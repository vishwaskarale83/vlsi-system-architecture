==> flow/design.v <==
module bist #(parameter size = 6, length = 8) (
    input  logic clk,
    input  logic rst,
    input  logic start,
    input  logic csin,
    input  logic rwbarin,
    input  logic opr,
    input  logic [size-1:0] address,
    input  logic [length-1:0] datain,
    output logic [length-1:0] dataout,
    output logic fail
);
    logic NbarT, ld;
    logic [9:0] count;
    logic cout;
    logic [7:0] data_t;
    logic [7:0] ramout;
    logic gt, eq, lt;
    logic [size-1:0] addr_mux_out;
    logic [length-1:0] data_mux_out;
    logic rwbar_mux, cs_mux, test_rw;
    logic q6_input;
    controller u_ctrl (.start(start), .rst(rst), .clk(clk), .cout(cout), .NbarT(NbarT), .ld(ld));
    counter #(10) u_cnt (.clk(clk), .ld(ld), .u_d(1'b1), .cen(1'b1), .d_in(10'b0), .q(count), .cout(cout));
    decoder u_dec (.q(count[9:7]), .data_t(data_t));
    comparator u_cmp (.data_t(data_t), .ramout(ramout), .gt(gt), .eq(eq), .lt(lt));
    multiplexer #(6) u_mux_addr (.normal_in(address), .bist_in(count[5:0]), .NbarT(NbarT), .out(addr_mux_out));
    multiplexer #(8) u_mux_data (.normal_in(datain), .bist_in(data_t), .NbarT(NbarT), .out(data_mux_out));
    always_ff @(posedge clk or posedge rst) begin
        if (rst)
            q6_input <= 1'b0;
        else
            q6_input <= count[6];
    end
    assign rwbar_mux = (NbarT) ? count[6] : rwbarin;
    assign cs_mux    = (NbarT) ? 1'b1       : csin;
    assign test_rw   = (NbarT) ? q6_input : rwbarin;
    always_ff @(posedge clk or posedge rst) begin
        if (rst) 
            fail <= 0;
        else if (NbarT && opr && test_rw && ~eq)
            fail <= 1;
        else
            fail <= 0;
    end
    sram u_ram (
        .clk(clk),
        .cs(cs_mux),
        .rwbar(rwbar_mux),
        .ramaddr(addr_mux_out),
        .ramin(data_mux_out),
        .ramout(ramout)
    );
    assign dataout = ramout;
endmodule
module comparator (
    input  logic [7:0] data_t,
    input  logic [7:0] ramout,
    output logic gt,
    output logic eq,
    output logic lt
);
    always_comb begin
        gt = (data_t > ramout);
        eq = (data_t == ramout);
        lt = (data_t < ramout);
    end
endmodule
module controller (
    input  logic start,
    input  logic rst,
    input  logic clk,
    input  logic cout,
    output logic NbarT,
    output logic ld
);
    typedef enum logic {RESET, TEST} state_t;
    state_t state;
    always_ff @(posedge clk or posedge rst) begin
        if (rst) state <= RESET;
        else begin
            case (state)
                RESET: if (start) state <= TEST;
                TEST: if (cout) state <= RESET;
            endcase
        end
    end
    assign NbarT = (state == TEST);
    assign ld = (state == RESET);
endmodule
module counter #(parameter length = 10) (
    input  logic clk,
    input  logic ld,
    input  logic u_d,
    input  logic cen,
    input  logic [length-1:0] d_in,
    output logic [length-1:0] q,
    output logic cout
);
    always_ff @(posedge clk) begin
        cout <= 0;  
        if (cen) begin
            if (ld) begin
                q <= d_in;
            end else if (u_d) begin
                if (q == {length{1'b1}}) begin
                    cout <= 1;
                    q <= q;  
                end else begin
                    q <= q + 1;
                end
            end else begin
                if (q == {length{1'b0}}) begin
                    cout <= 1;
                    q <= q;  
                end else begin
                    q <= q - 1;
                end
            end
        end
    end
endmodule
module decoder (
    input  logic [2:0] q,
    output logic [7:0] data_t
);
    always_comb begin
        case (q)
            3'b000: data_t = 8'b10101010;
            3'b001: data_t = 8'b01010101;
            3'b010: data_t = 8'b11110000;
            3'b011: data_t = 8'b00001111;
            3'b100: data_t = 8'b00000000;
            3'b101: data_t = 8'b11111111;
            default: data_t = 8'bxxxxxxxx;
        endcase
    end
endmodule
module multiplexer #(parameter WIDTH = 8) (
    input  logic [WIDTH-1:0] normal_in,
    input  logic [WIDTH-1:0] bist_in,
    input  logic NbarT,
    output logic [WIDTH-1:0] out
);
    assign out = (NbarT) ? bist_in : normal_in;
endmodule
module sram (
    input  logic clk,
    input  logic cs,
    input  logic rwbar,
    input  logic [5:0] ramaddr,
    input  logic [7:0] ramin,
    output logic [7:0] ramout
);
    logic [7:0] ram [0:63];
    logic [5:0] addr_reg;
    always_ff @(posedge clk) begin
        if (cs) begin
            addr_reg <= ramaddr;
            if (!rwbar) begin
                ram[ramaddr] <= ramin;  
            end
        end
    end
    always_comb begin
        if (cs && rwbar)
            ramout = ram[addr_reg];
        else
            ramout = 8'b0;
    end
endmodule
**Step by step through the tools: bist**

What the tools print for bist, step after step.
Lines are those of the file above, counted from 1.
Operators: Yosys type, input widths -> output width; for muxes data width and select width s.
Library cell names are shortened.
A cell with - has no value.

- Top: bist
- Clock input: clk
- Cell library: sky130hd
- Library corner: tt_025C_1v80

**Word-level counts**

Counts by Yosys on the flattened word-level netlist (proc, flatten, opt, wreduce; memories kept). Print and check cells are left out. Cells with the same type and inputs are merged into one.
Memory sizes are those after Yosys's memory passes, which may raise the word count (mostly to a power of two), join words into wider ones and drop unused or constant bits.

- Bits in registers: 20
- Memory bits (writable): 512
- Word width x clocked read ports: 8
- Memories kept: 1
- Input bits: 20
- Output and inout port bits: 9

- Add/sub/neg operators: 1
- Equal/unequal tests: 7
- Mux-type cells: 19
- Bitwise operators: 2
- Reductions and logical operators: 5

Memories:

| memory | words | width | read ports | wr ports | RTL line | source |
|---|---|---|---|---|---|---|
| u_ram.ram | 64 | 8 | 1 | 1 | 155 | `logic [7:0] ram [0:63];` |

Operators with widths:

| operator | number |
|---|---|
| $pmux 8 s6 | 1 |
| $mux 8 | 4 |
| $mux 6 | 4 |
| $add 10x1->10 const B | 1 |
| $eq 10x10->1 const B | 1 |
| $mux 1 | 9 |
| $eq 8x8->1 | 1 |
| $eq 3x2->1 const B | 2 |
| $eq 3x3->1 const B | 2 |
| $logic_and 1x1->1 | 4 |
| $eq 3x1->1 const B | 1 |
| $logic_not 3->1 | 1 |
| $not 1->1 | 2 |
| $pmux 1 s2 | 1 |

**Logic depth**

Longest topological path by Yosys (ltp), each cell counted once; first at word level (registers and memories cut), then after technology mapping (sequential cells cut; the memories' decode and read muxes count).

- Depth in word-level cells: 7
- ABC_AREA: 0
- Gate-level depth with buffers: 13
- Gate-level depth less buffers: 8

**After synthesis**

Yosys stat after the flow's synthesis: flattened, memories mapped to cells. It holds for the ABC_AREA given above (unset counts as 0); a run with the other value may have another netlist.

- Mapped cells: 1,118
- Cell area after synthesis: 0.0217071 mm^2
- Sequential part of the area: 0.0159703 mm^2
- Mapped flip-flops: 538

Cells by type:

| type | number | total area (um^2) |
|---|---|---|
| edfxtp_1 | 518 | 1.56E+04 |
| mux4_2 | 79 | 1.78E+03 |
| mux4_1 | 38 | 998.458 |
| mux2i_1 | 49 | 490.47 |
| nor2_1 | 97 | 364.099 |
| dfxtp_1 | 17 | 340.326 |
| nand2_1 | 44 | 165.158 |
| buf_12 | 8 | 160.154 |
| a22oi_1 | 17 | 127.622 |
| a21oi_1 | 21 | 105.101 |
| buf_6 | 8 | 90.086 |
| nand3_1 | 17 | 85.082 |
| o21ai_0 | 16 | 80.077 |
| inv_1 | 21 | 78.826 |
| dfrtp_1 | 3 | 75.072 |
| o22ai_1 | 12 | 75.072 |
| a211oi_1 | 9 | 67.565 |
| buf_2 | 12 | 60.058 |

Not listed: further types 50, cells in them 132.
By module: a second synthesis without flattening, with its own total; a netlist apart from the flattened one above.

- Cell total of the unflattened synthesis: 1,143
- Area (unflattened synthesis): 0.0223477 mm^2

Each row is one instance without its submodules.

Modules:

| module | instances | cells | area (mm^2) |
|---|---|---|---|
| sram | 1 | 965 | 0.0206698 |
| counter (length=10) | 1 | 108 | 0.000991 |
| comparator | 1 | 29 | 0.0002252 |
| multiplexer (WIDTH=8) | 1 | 9 | 0.0001314 |
| multiplexer (WIDTH=6) | 1 | 7 | 0.0001013 |
| bist | 1 | 8 | 0.0000938 |
| decoder | 1 | 12 | 0.0000938 |
| controller | 1 | 5 | 0.0000413 |

**Timing after synthesis**

Path of least setup slack by OpenSTA after synthesis, without wires, with an ideal clock, recovery checks aside; 20% of the period is set as input and as output delay. Where synthesis merged equal registers, the netlist keeps one of their names.

- Kind: input -> register
- From: input datain[0]
- To: memory u_ram.ram[0][0]
- Clock period: 4.96 ns
- External input delay: 0.992 ns
- Library setup time: 0.702 ns
- Arrival time: 3.541 ns
- Data required time: 4.258 ns
- Slack: 0.718 ns
- Path delay: 3.251 ns
- Driving pins on the path: 2
- Path buffers: 0
- Synthesis period reached: 4.242 ns

"path delay" = arrival - input delay + setup time.
"driving pins on the path" counts driving pins, that of a launching flip-flop among them; a cell with two outputs on the path counts twice.
"synthesis period reached" = period - worst setup slack (recovery checks aside). The figure is calculated, with input and output delays left at 20% of the set period.
The rows between start and end are the longest chain of elaborated cells between them; the timing report does not say that the signal goes this way. Where chains are equally long, one stands for them.
A line is the first line of the expression or statement that the cell stems from. Yosys adds cells for indexed reads and writes and turns some case tables into memories.

- Path through: inv_1 o21ai_0
- Cells in the longest elaborated chain: 3
- Elaborated cells on any way between the ends: 3
- Source lines of those cells: 3

RTL lines, path after synthesis:

| element | RTL line | source |
|---|---|---|
| start: declaration | 9 | `input  logic [length-1:0] datain,` |
| $mux 8 | 145 | `assign out = (NbarT) ? bist_in : normal_in;` |
| $mux 8 | 160 | `if (!rwbar) begin` |
| $mux 8 | 158 | `if (cs) begin` |
| end: declaration | 155 | `logic [7:0] ram [0:63];` |

**Worst path after layout**

Path of least setup slack in the final report of flow run B (OpenROAD, finished layout, wires in). Where an end is a register, its clock arrival counts in the times.

- Kind: register -> output
- From: register (no name shown)
- To: output dataout[1]
- Clock period: 5.74 ns
- Arrival time: 4.10 ns
- Data required time: 4.59 ns
- Slack: 0.49 ns
- Driving pins on the path: 8
- Path buffers: 2

- Path through: dfxtp_4 buf_12 mux4_2 a22oi_1 a311oi_1 a211oi_1 inv_1 clkdlybuf4s50_1

RTL lines, path post-layout:

| element | RTL line | source |
|---|---|---|
| end: declaration | 10 | `output logic [length-1:0] dataout,` |

Chain of elaborated cells between the ends: none given.

Top module bist; platform sky130hd; tools Yosys and OpenROAD; 2 stored runs in no particular order. Input and output delays are each 20% of the period that was set; the output load is 0.01 pF.
"period reached" = clock period - worst setup slack. The figure is calculated, with input and output delays left at 20% of the set period.

### Flow run A

==> flow/run.sh <==
#!/bin/bash
# the make line also repeats the synthesis and layout settings of config.mk as NAME=value (left out here)
make -C /OpenROAD-flow-scripts/flow DESIGN_CONFIG=/design/flow/config.mk WORK_HOME=/design/flow/orfs CLKGATE_MAP_FILE= finish
==> flow/config.mk <==
export PLATFORM = sky130hd
export DESIGN_NAME = bist
export DESIGN_NICKNAME = bist
export VERILOG_FILES = /design/flow/design.v
export SDC_FILE = /design/flow/constraint.sdc
export NUM_CORES = 4
export LEC_CHECK = 0
export CAP_MARGIN = 35
export CELL_PAD_IN_SITES_DETAIL_PLACEMENT = 2
export CELL_PAD_IN_SITES_GLOBAL_PLACEMENT = 0
export CORE_ASPECT_RATIO = 0.66
export CORE_MARGIN = 4
export CORE_UTILIZATION = 53
export MIN_ROUTING_LAYER = met1
export PLACE_DENSITY = 0.92
export SETUP_SLACK_MARGIN = -0.2
export SLEW_MARGIN = 20
export TNS_END_PERCENT = 15
==> flow/constraint.sdc <==
create_clock -name core_clock -period 4.71 [get_ports {clk}]
set_input_delay 0.9420 -clock core_clock [delete_from_list [all_inputs] [get_ports {clk}]]
set_output_delay 0.9420 -clock core_clock [all_outputs]
set_load 0.01 [all_outputs]

Outcome of flow run A: stopped before the end: clock tree synthesis reported DPL-0033

### Flow run B

==> flow/run.sh <==
#!/bin/bash
# the make line also repeats the synthesis and layout settings of config.mk as NAME=value (left out here)
make -C /OpenROAD-flow-scripts/flow DESIGN_CONFIG=/design/flow/config.mk WORK_HOME=/design/flow/orfs CLKGATE_MAP_FILE= finish
==> flow/config.mk <==
export PLATFORM = sky130hd
export DESIGN_NAME = bist
export DESIGN_NICKNAME = bist
export VERILOG_FILES = /design/flow/design.v
export SDC_FILE = /design/flow/constraint.sdc
export NUM_CORES = 4
export LEC_CHECK = 0
export ABC_AREA = 0
export CAP_MARGIN = 10
export CELL_PAD_IN_SITES_GLOBAL_PLACEMENT = 3
export CORE_MARGIN = 2
export CORE_UTILIZATION = 49
export CTS_CLUSTER_SIZE = 34
export GPL_ROUTABILITY_DRIVEN = 0
export MIN_ROUTING_LAYER = met1
export PLACE_DENSITY_LB_ADDON = 0.03
export SLEW_MARGIN = 20
==> flow/constraint.sdc <==
create_clock -name core_clock -period 5.74 [get_ports {clk}]
set_input_delay 1.1480 -clock core_clock [delete_from_list [all_inputs] [get_ports {clk}]]
set_output_delay 1.1480 -clock core_clock [all_outputs]
set_load 0.01 [all_outputs]

Results of flow run B:
- Chip area after synthesis (Yosys): 0.0217071 mm^2
- Period reached: 5.248 ns
- Summed negative setup slack: 0.000 ns
- Lowest setup slack: 0.492 ns
- Worst hold slack in the final report: 0.402 ns
- Area of the standard cells in the finished layout: 0.0245473 mm^2
- Die outline area: 0.0459995 mm^2
